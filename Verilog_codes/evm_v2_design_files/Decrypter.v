==> flow/design.v <==
`timescale 1ns / 1ps
module Decrypter(
    input wire [0:63] data_in,
    input wire [0:63] round_key,
    input clk,
    input set,
    output status,
    output [0:63] data_out
    );
    wire [0:63] round_key_0;
    wire [0:63] round_key_1;
    wire [0:63] round_key_2;
    wire [0:63] cipher_0;
    wire [0:63] cipher_1;
    wire [0:63] cipher_2;
    wire [0:63] cipher_3;
    wire status_0;
    wire status_1;
    wire status_2;
    wire status_3;
    wire status_4;
    wire next_state_0;
    wire next_state_1;
    wire next_state_2;
    wire next_state_3;
    wire next_state_4;
    key_circular_shift layer_0_key( .key_in(round_key), .clk(clk), .set(set), .status(status_0), .key_out(round_key_0) );
    mux mux_0( .status(status_0), .out(next_state_0) );
    permute_map layer_1_key( .data_in(round_key_0), .data_out(round_key_1), .clk(clk), .set(next_state_0), .status(status_1) );
    mux mux_1( .status(status_1), .out(next_state_1) );
    initial_permutation layer_2_key( .data_in(round_key_1), .set(next_state_1), .status(status_2), .data_out(round_key_2), .clk(clk) );
    mux mux_2( .status(status_2), .out(next_state_2) );   
    bit_level_mixing_decode layer_4_data( .data_in(data_in), .final_key(round_key_2), .data_out(cipher_0));
    inverse_permute_map layer_3_data( .data_in(cipher_0), .set(next_state_2), .clk(clk), .status(status_3), .data_out(cipher_1));
    mux mux_4( .status(status_3), .out(next_state_3) );
    xor_decoding layer_2_data( .data_in(cipher_1), .final_key(round_key_2), .data_out(cipher_2) );
    inverse_initial_permutation layer_1_data( .data_in(cipher_2), .set(next_state_3), .status(status_4), .clk(clk), .data_out(cipher_3) );
    mux mux_3( .status(status_4), .out(next_state_4) );
    inverse_shift_encoding layer_0_data( .data_in(cipher_3), .clk(clk), .set(next_state_4), .status(status), .key(round_key_2), .data_out(data_out) );
endmodule
`timescale 1ns / 1ps
module bit_level_mixing_decode(
    input  [0:63] data_in,
    input  [0:63] final_key,
    output [0:63] data_out
);
    assign data_out[0:7]   = (data_in[0:7]   << (final_key[0:7]   & 3'b111)) | (data_in[0:7]   >> (8 - (final_key[0:7]   & 3'b111)));
    assign data_out[8:15]  = (data_in[8:15]  << (final_key[8:15]  & 3'b111)) | (data_in[8:15]  >> (8 - (final_key[8:15]  & 3'b111)));
    assign data_out[16:23] = (data_in[16:23] << (final_key[16:23] & 3'b111)) | (data_in[16:23] >> (8 - (final_key[16:23] & 3'b111)));
    assign data_out[24:31] = (data_in[24:31] << (final_key[24:31] & 3'b111)) | (data_in[24:31] >> (8 - (final_key[24:31] & 3'b111)));
    assign data_out[32:39] = (data_in[32:39] << (final_key[32:39] & 3'b111)) | (data_in[32:39] >> (8 - (final_key[32:39] & 3'b111)));
    assign data_out[40:47] = (data_in[40:47] << (final_key[40:47] & 3'b111)) | (data_in[40:47] >> (8 - (final_key[40:47] & 3'b111)));
    assign data_out[48:55] = (data_in[48:55] << (final_key[48:55] & 3'b111)) | (data_in[48:55] >> (8 - (final_key[48:55] & 3'b111)));
    assign data_out[56:63] = (data_in[56:63] << (final_key[56:63] & 3'b111)) | (data_in[56:63] >> (8 - (final_key[56:63] & 3'b111)));
endmodule
`timescale 1ns / 1ps
module initial_permutation(
    input wire [0:63] data_in,
    input clk,
    input set,
    output reg [0:63] data_out,
    output reg status
    );
    localparam [0:63] map = {8'd58,8'd60,8'd62,8'd64,8'd57,8'd59,8'd61,8'd63};
    integer i;
    integer k;
    initial begin data_out <= 0; status <= 1'b0; end
    always @(posedge clk) begin
        if (set) begin 
            status <= 1'b0; data_out <= 0;
        end
        if (~set && ~status) begin
            for (i = 0; i < 8; i = i + 1) begin
                for (k = 0; k < 8; k = k + 1) begin
                    data_out[8*i + k] = data_in[(map[8*i +: 8] - 8*k) - 1];
                end 
            end
            status <= 1'b1;
            end    
    end
endmodule
`timescale 1ns / 1ps
module inverse_initial_permutation(
    input wire [0:63] data_in,
    input clk,
    input set,
    output reg status,
    output reg [0:63] data_out
    );
    localparam [0:63] map = { 8'd40,8'd8,8'd48,8'd16,8'd56,8'd24,8'd64,8'd32 };
    integer i,k;
    initial begin data_out <= 0; status <= 0; end
    always @(posedge clk) begin
        if (set) begin
            data_out <= 0;
            status <= 0;
        end
        else if (~status) begin
            for (i = 0; i < 8; i = i + 1) begin
                for (k = 0; k < 8; k = k + 1)begin
                    data_out[8*i + k] = data_in[map[8*k +: 8] - i - 1];  
                end
            end
            status <= 1;
        end
    end       
endmodule
`timescale 1ns / 1ps
module inverse_permute_map(
    input wire [0:63] data_in,
    input clk,
    input set,
    output reg status,
    output reg [0:63] data_out
    );
    localparam [0:511] map = {8'd26,8'd51,8'd41,8'd11,8'd34,8'd56,8'd12,8'd50,
                         8'd61,8'd25,8'd55,8'd44,8'd35,8'd49,8'd21,8'd58,
                         8'd24,8'd43,8'd18,8'd2,8'd33,8'd36,8'd52,8'd32,
                         8'd63,8'd1,8'd53,8'd42,8'd57,8'd3,8'd31,8'd22,
                         8'd13,8'd54,8'd9,8'd40,8'd5,8'd37,8'd19,8'd62,
                         8'd39,8'd8,8'd29,8'd0,8'd27,8'd20,8'd59,8'd48,
                         8'd16,8'd28,8'd45,8'd7,8'd17,8'd4,8'd30,8'd23,
                         8'd47,8'd14,8'd6,8'd38,8'd10,8'd15,8'd46,8'd60
                         };
        integer i;
        initial begin status <= 0; data_out <= 0; end         
        always @(posedge clk) begin
            if (set) begin
                status <= 0;
                data_out <= 0;            
            end
            else if (~status) begin
                for(i = 0; i < 64; i = i + 1) begin
                    data_out[i] = data_in[map[8*i +: 8]];
                end
                status <= 1;
            end
        end
endmodule
`timescale 1ns / 1ps
module inverse_shift_encoding (
    input  wire [0:63] data_in,    
    input  wire [0:63] key,        
    input  wire clk,
    input  wire set,
    output reg status,
    output reg [0:63] data_out     
);
    integer i;
    reg [2:0] start;
    reg [2:0] idx;
    localparam PRIME = 7;
    initial begin data_out <= 0; status <= 1'b0; end
    always @(posedge clk) begin
        if (set) begin
            start   <= 3'd0;
            data_out <= 64'd0;
            status  <= 1'b0;
        end else if (~status) begin
            start = 3'd0;
            for (i = 0; i < 8; i = i + 1) begin
                start = start + key[i*8 +: 8];
            end
            start = start % 8;
            for (i = 0; i < 8; i = i + 1) begin
                idx = (start + i*PRIME) % 8;
                data_out[i*8 +: 8] <= data_in[idx*8 +: 8];
            end
            status <= 1'b1; 
        end
    end
endmodule
`timescale 1ns / 1ps
module key_circular_shift(
    input wire [0:63] key_in,
    input clk,
    input set,
    output reg status,
    output reg [0:63] key_out
    );
        initial begin
            key_out <= 0;
            status <= 1'b0;
        end
        always @(posedge clk) begin 
            if (set) begin 
                status <= 0;
                key_out <= 0;
            end
            if (~set && ~status) begin
                key_out[0:31] <= (key_in[0:31] << 2) | (key_in[0:31] >> 62);
                key_out[32:63] <= (key_in[32:63] << 2) | (key_in[32:63] >> 62);   
                status <= 1;   
            end  
        end
endmodule
`timescale 1ns / 1ps
module mux(
    input status,
    output out
    );
    assign out = status ? 1'b0 : 1'b1;
endmodule
`timescale 1ns / 1ps
module permute_map(
    input wire [0:63] data_in,
    input clk,
    input set,
    output reg status,
    output reg [0:63] data_out
    );
    localparam [0:511] map = {8'd43,8'd25,8'd19,8'd29,8'd53,8'd36,8'd58,8'd51,
                         8'd41,8'd34,8'd60,8'd3,8'd6,8'd32,8'd57,8'd61,
                         8'd48,8'd52,8'd18,8'd38,8'd45,8'd14,8'd31,8'd55,
                         8'd16,8'd9,8'd0,8'd44,8'd49,8'd42,8'd54,8'd30,
                         8'd23,8'd20,8'd4,8'd12,8'd21,8'd37,8'd59,8'd40,
                         8'd35,8'd2,8'd27,8'd17,8'd11,8'd50,8'd62,8'd56,
                         8'd47,8'd13,8'd7,8'd1,8'd22,8'd26,8'd33,8'd10,
                         8'd5,8'd28,8'd15,8'd46,8'd63,8'd8,8'd39,8'd24
                         };
        integer i;
        initial begin status <= 0; data_out <= 0; end     
        always @(posedge clk) begin
            if (set) begin 
                status <= 1'b0;
                data_out <= 0; 
            end
            if (~set && ~status) begin
                for(i = 0; i < 64; i = i + 1) begin
                    data_out[i] <= data_in[map[8*i +: 8]];
                end
                status <= 1;
            end
        end
endmodule
`timescale 1ns / 1ps
module xor_decoding(
        input [0:63] data_in,
        input [0:63] final_key,
        output [0:63] data_out
    );
    assign data_out[0:7] = data_in[0:7] ^ final_key[0:7];
    assign data_out[8:15] = data_in[8:15] ^ final_key[8:15];
    assign data_out[16:23] = data_in[16:23] ^ final_key[16:23];
    assign data_out[24:31] = data_in[24:31] ^ final_key[24:31];
    assign data_out[32:39] = data_in[32:39] ^ final_key[32:39];
    assign data_out[40:47] = data_in[40:47] ^ final_key[40:47];
    assign data_out[48:55] = data_in[48:55] ^ final_key[48:55];
    assign data_out[56:63] = data_in[56:63] ^ final_key[56:63];  
endmodule
# Reports on Decrypter
# The steps from the RTL of Decrypter to its reports follow in flow order.
# Lines are those of the file above, counted from 1.
# Not given: --
[setup]
design = "Decrypter"
clock_port = "clk"
lib = "sky130hd"
pvt_corner = "tt_025C_1v80"

# Word-level counts
# Counts by Yosys on the flattened word-level netlist (proc, flatten, opt, wreduce; memories kept). Register bits leave out memories and registers merged into their read ports (data or address). Print and check cells are left out. Cells with the same type and inputs are merged into one.
[bits]
register_bits = 390
[classes]
add_sub_neg = 30
mux = 68
n_reduce_logical = 4
n_eq = 1
n_shift = 24
logic = 20
[op_table]
columns = ["cell", "n"]
rows = [
  ["64-bit by 32-bit variable part select with 8-bit output", 8],
  ["8-bit by 32-bit >> shifter with 8-bit output", 8],
  ["32-bit 2-to-1 mux", 3],
  ["1-bit 2-to-1 mux", 65],
  ["8-bit by 3-bit left shift with 8-bit output", 8],
  ["8-bit bitwise OR", 8],
  ["8-bit bitwise XOR", 8],
  ["6-bit by 6-bit subtractor with 7-bit output with constant A", 8],
  ["4-bit by 3-bit subtractor with 5-bit output with constant A", 8],
  ["3-bit adder", 7],
  ["3-bit adder with constant B", 4],
  ["3-bit by 2-bit adder with 3-bit output with constant B", 2],
  ["1-bit inverter", 4],
  ["1-bit logical AND", 3],
  ["3-bit by 1-bit adder with 3-bit output with constant B", 1],
  ["2-bit by 1-bit inequality test with 1-bit output with constant B", 1],
  ["2-bit nonzero test", 1],
]

# Logic depth
# Longest topological path by Yosys (ltp), each cell counted once; first at word level (registers and memories cut), then after technology mapping (sequential cells cut; the memories' decode and read muxes count).
[depth]
depth_word = 10
abc_area = 0
depth_mapped = 14
mapped_depth_nobuf = 12

# Mapped cells and area
# Yosys stat after the flow's synthesis: flattened, memories mapped to cells. It holds for the ABC_AREA given above (unset counts as 0); a run with the other value may have another netlist.
# The area totals of this step are shown rounded.
[by_type]
columns = ["cell", "n", "type_area_um2"]
rows = [
  ["sky130_fd_sc_hd__edfxtp_1", 180, 5.41E+03],
  ["sky130_fd_sc_hd__dfxtp_1", 198, 3.96E+03],
  ["sky130_fd_sc_hd__mux4_2", 76, 1.71E+03],
  ["sky130_fd_sc_hd__mux2i_1", 100, 1000.96],
  ["sky130_fd_sc_hd__nor2_1", 257, 964.675],
  ["sky130_fd_sc_hd__a21oi_1", 169, 845.811],
  ["sky130_fd_sc_hd__and2_1", 124, 775.744],
  ["sky130_fd_sc_hd__xnor2_1", 68, 595.571],
  ["sky130_fd_sc_hd__o21ai_0", 116, 580.557],
  ["sky130_fd_sc_hd__clkbuf_1", 116, 435.418],
  ["sky130_fd_sc_hd__nand2_1", 113, 424.157],
  ["sky130_fd_sc_hd__mux2_2", 29, 326.563],
  ["sky130_fd_sc_hd__a31oi_1", 31, 193.936],
  ["sky130_fd_sc_hd__a211oi_1", 24, 180.173],
  ["sky130_fd_sc_hd__fa_1", 9, 180.173],
  ["sky130_fd_sc_hd__o221a_1", 16, 180.173],
  ["sky130_fd_sc_hd__ha_1", 13, 162.656],
  ["sky130_fd_sc_hd__inv_1", 43, 161.405],
]
# Not listed: further types 48, cells in them 259.
[synth_totals]
ffs = 378
n_buf = 157
area_um2 = 20000
mapped_cells = 1941
# The figures by module come from a second, unflattened synthesis with its own total; it is not the netlist above.
[hier_totals]
hier_cells = 1927
hier_area_um2 = 22000
# Rows give one instance, submodules left out.
[modules]
columns = ["mod", "seq_area_um2", "mod_area_um2", "n_inst", "n_cells"]
rows = [
  ["inverse_shift_encoding", 1300, 4930, 1, 503],
  ["bit_level_mixing_decode", 0.0, 4340, 1, 585],
  ["permute_map", 1940, 2820, 1, 145],
  ["key_circular_shift", 1820, 2770, 1, 142],
  ["inverse_initial_permutation", 1300, 2320, 1, 208],
  ["inverse_permute_map", 1300, 2320, 1, 208],
  ["initial_permutation", 1940, 1950, 1, 67],
  ["xor_decoding", 0.0, 561, 1, 64],
  ["mux", 0.0, 3.8, 5, 1],
  ["Decrypter", 0.0, 0.0, 1, 0],
]

# Worst setup path after synthesis
# Path of least setup slack by OpenSTA after synthesis, without wires, with an ideal clock, recovery checks aside; 20% of the period is set as input and as output delay. Where synthesis merged equal registers, the netlist keeps one of their names.
[synth_timing]
kind = "reg-to-reg"
from = "register layer_2_key.data_out[62]"
to = "register layer_0_data.data_out[10]"
delay_ns = 4.710
setup_ns = 0.119
setup_slack_ns = 0.240
path_stages = 15
t_first_pin_ns = 0.000
tclk_ns = 4.95
arrival_time_ns = 4.591
n_path_buf = 2
synth_period_reached_ns = 4.71
# "delay_ns" is the arrival time less input delay plus setup time.
# "path_stages" counts driving pins, that of a launching flip-flop among them; a cell with two outputs on the path counts twice.
# "synth_period_reached_ns" = period - worst setup slack (recovery checks aside). The figure is calculated, with input and output delays left at 20% of the set period.
# The rows between start and end are the longest chain of elaborated cells between them; the timing report does not say that the signal goes this way. Where chains are equally long, one stands for them.
# A line is the first line of the expression or statement that the cell stems from. Yosys adds cells for indexed reads and writes and turns some case tables into memories.
[synth_between]
path_cell_list = "sky130_fd_sc_hd__edfxtp_1 -> sky130_fd_sc_hd__fa_1 -> sky130_fd_sc_hd__inv_1 -> sky130_fd_sc_hd__fa_1 -> sky130_fd_sc_hd__fa_1 -> sky130_fd_sc_hd__fa_1 -> sky130_fd_sc_hd__inv_1 -> sky130_fd_sc_hd__ha_1 -> sky130_fd_sc_hd__ha_1 -> sky130_fd_sc_hd__clkbuf_1 -> sky130_fd_sc_hd__clkbuf_1 -> sky130_fd_sc_hd__mux4_2 -> sky130_fd_sc_hd__o22ai_1 -> sky130_fd_sc_hd__nor2_1 -> sky130_fd_sc_hd__o221a_1"
elab_chain_cells = 4
cone_cells = 4
cone_lines = 3
classes_between = "add/sub (3); shift (1)"
[synth_rtl]
columns = ["element", "line_no", "source"]
rows = [
  ["from (decl)", 61, "output reg [0:63] data_out,"],
  ["from (assign)", 70, "status <= 1'b0; data_out <= 0;"],
  ["from (assign)", 75, "data_out[8*i + k] = data_in[(map[8*i +: 8] - 8*k) - 1];"],
  ["3-bit adder", 162, "start = start + key[i*8 +: 8];"],
  ["3-bit adder", 166, "idx = (start + i*PRIME) % 8;"],
  ["6-bit by 6-bit subtractor with 7-bit output", "--", ""],
  ["64-bit by 32-bit variable part select with 8-bit output", 167, "data_out[i*8 +: 8] <= data_in[idx*8 +: 8];"],
  ["to (assign)", 157, "data_out <= 64'd0;"],
  ["to (assign)", 167, ""],
  ["to (decl)", 147, "output reg [0:63] data_out"],
]

# Path in the finished layout
# Path of least setup slack in the final report of job 1 (OpenROAD, finished layout, wires in). Where an end is a register, its clock arrival counts in the times.
[layout_timing]
kind = "reg-to-reg"
from = "register layer_2_key.data_out[14]"
to = "register layer_0_data.data_out[11]"
setup_ns = 0.11
n_path_buf = 1
t_first_pin_ns = 0.56
tclk_ns = 5.97
path_stages = 14
arrival_time_ns = 4.77
setup_slack_ns = 1.65
# The rows between start and end are the longest chain of elaborated cells between them; the timing report does not say that the signal goes this way. Where chains are equally long, one stands for them.
[layout_between]
path_cell_list = "sky130_fd_sc_hd__edfxtp_1 -> sky130_fd_sc_hd__fa_1 -> sky130_fd_sc_hd__inv_2 -> sky130_fd_sc_hd__fa_1 -> sky130_fd_sc_hd__fa_1 -> sky130_fd_sc_hd__fa_1 -> sky130_fd_sc_hd__inv_2 -> sky130_fd_sc_hd__ha_4 -> sky130_fd_sc_hd__ha_4 -> sky130_fd_sc_hd__buf_12 -> sky130_fd_sc_hd__mux4_2 -> sky130_fd_sc_hd__o22ai_4 -> sky130_fd_sc_hd__nor2_1 -> sky130_fd_sc_hd__o221a_1"
elab_chain_cells = 10
cone_cells = 10
cone_lines = 3
classes_between = "add/sub (9); shift (1)"
[layout_rtl]
columns = ["element", "line_no", "source"]
rows = [
  ["from (decl)", 61, "output reg [0:63] data_out,"],
  ["from (assign)", 70, "status <= 1'b0; data_out <= 0;"],
  ["from (assign)", 75, "data_out[8*i + k] = data_in[(map[8*i +: 8] - 8*k) - 1];"],
  ["3-bit adder x7", 162, "start = start + key[i*8 +: 8];"],
  ["3-bit adder", 166, "idx = (start + i*PRIME) % 8;"],
  ["6-bit by 6-bit subtractor with 7-bit output", "--", ""],
  ["64-bit by 32-bit variable part select with 8-bit output", 167, "data_out[i*8 +: 8] <= data_in[idx*8 +: 8];"],
  ["to (assign)", 157, "data_out <= 64'd0;"],
  ["to (assign)", 167, ""],
  ["to (decl)", 147, "output reg [0:63] data_out"],
]

# Top module Decrypter; platform sky130hd; tools Yosys and OpenROAD; 2 stored runs in no particular order. Input and output delays are each 20% of the period that was set; the output load is 0.01 pF.
# "fin_power_w" rests on the timing tool's default activity at the inputs, not on a simulated workload.
# Measured values are rounded.

[[run]]
name = "job 1"
[run.settings]
period_ns = 5.97
SETUP_SLACK_MARGIN = 1.61
CAP_MARGIN = 20
CORE_MARGIN = 2
CORE_UTILIZATION = 40
SLEW_MARGIN = 20
[run.results]
total_negative_slack_ns = 0.000
layout_utilization_pct = 50.2
fin_power_w = 0.0103
synth_chip_area_um2 = 20000
setup_worst_slack_ns = 1.65
design_die_area_um2 = 51700

[[run]]
name = "job 2"
[run.settings]
period_ns = 9.65
CORE_UTILIZATION = 55
CORE_MARGIN = 9
TNS_END_PERCENT = 85
GPL_TIMING_DRIVEN = 1
CTS_CLUSTER_SIZE = 57
CTS_CLUSTER_DIAMETER = 136
SLEW_MARGIN = 30
MAX_ROUTING_LAYER = "met4"
CAP_MARGIN = 20
[run.results]
total_negative_slack_ns = 0.000
layout_utilization_pct = 62.7
fin_power_w = 0.00467
synth_chip_area_um2 = 20000
setup_worst_slack_ns = 3.95
design_die_area_um2 = 43500
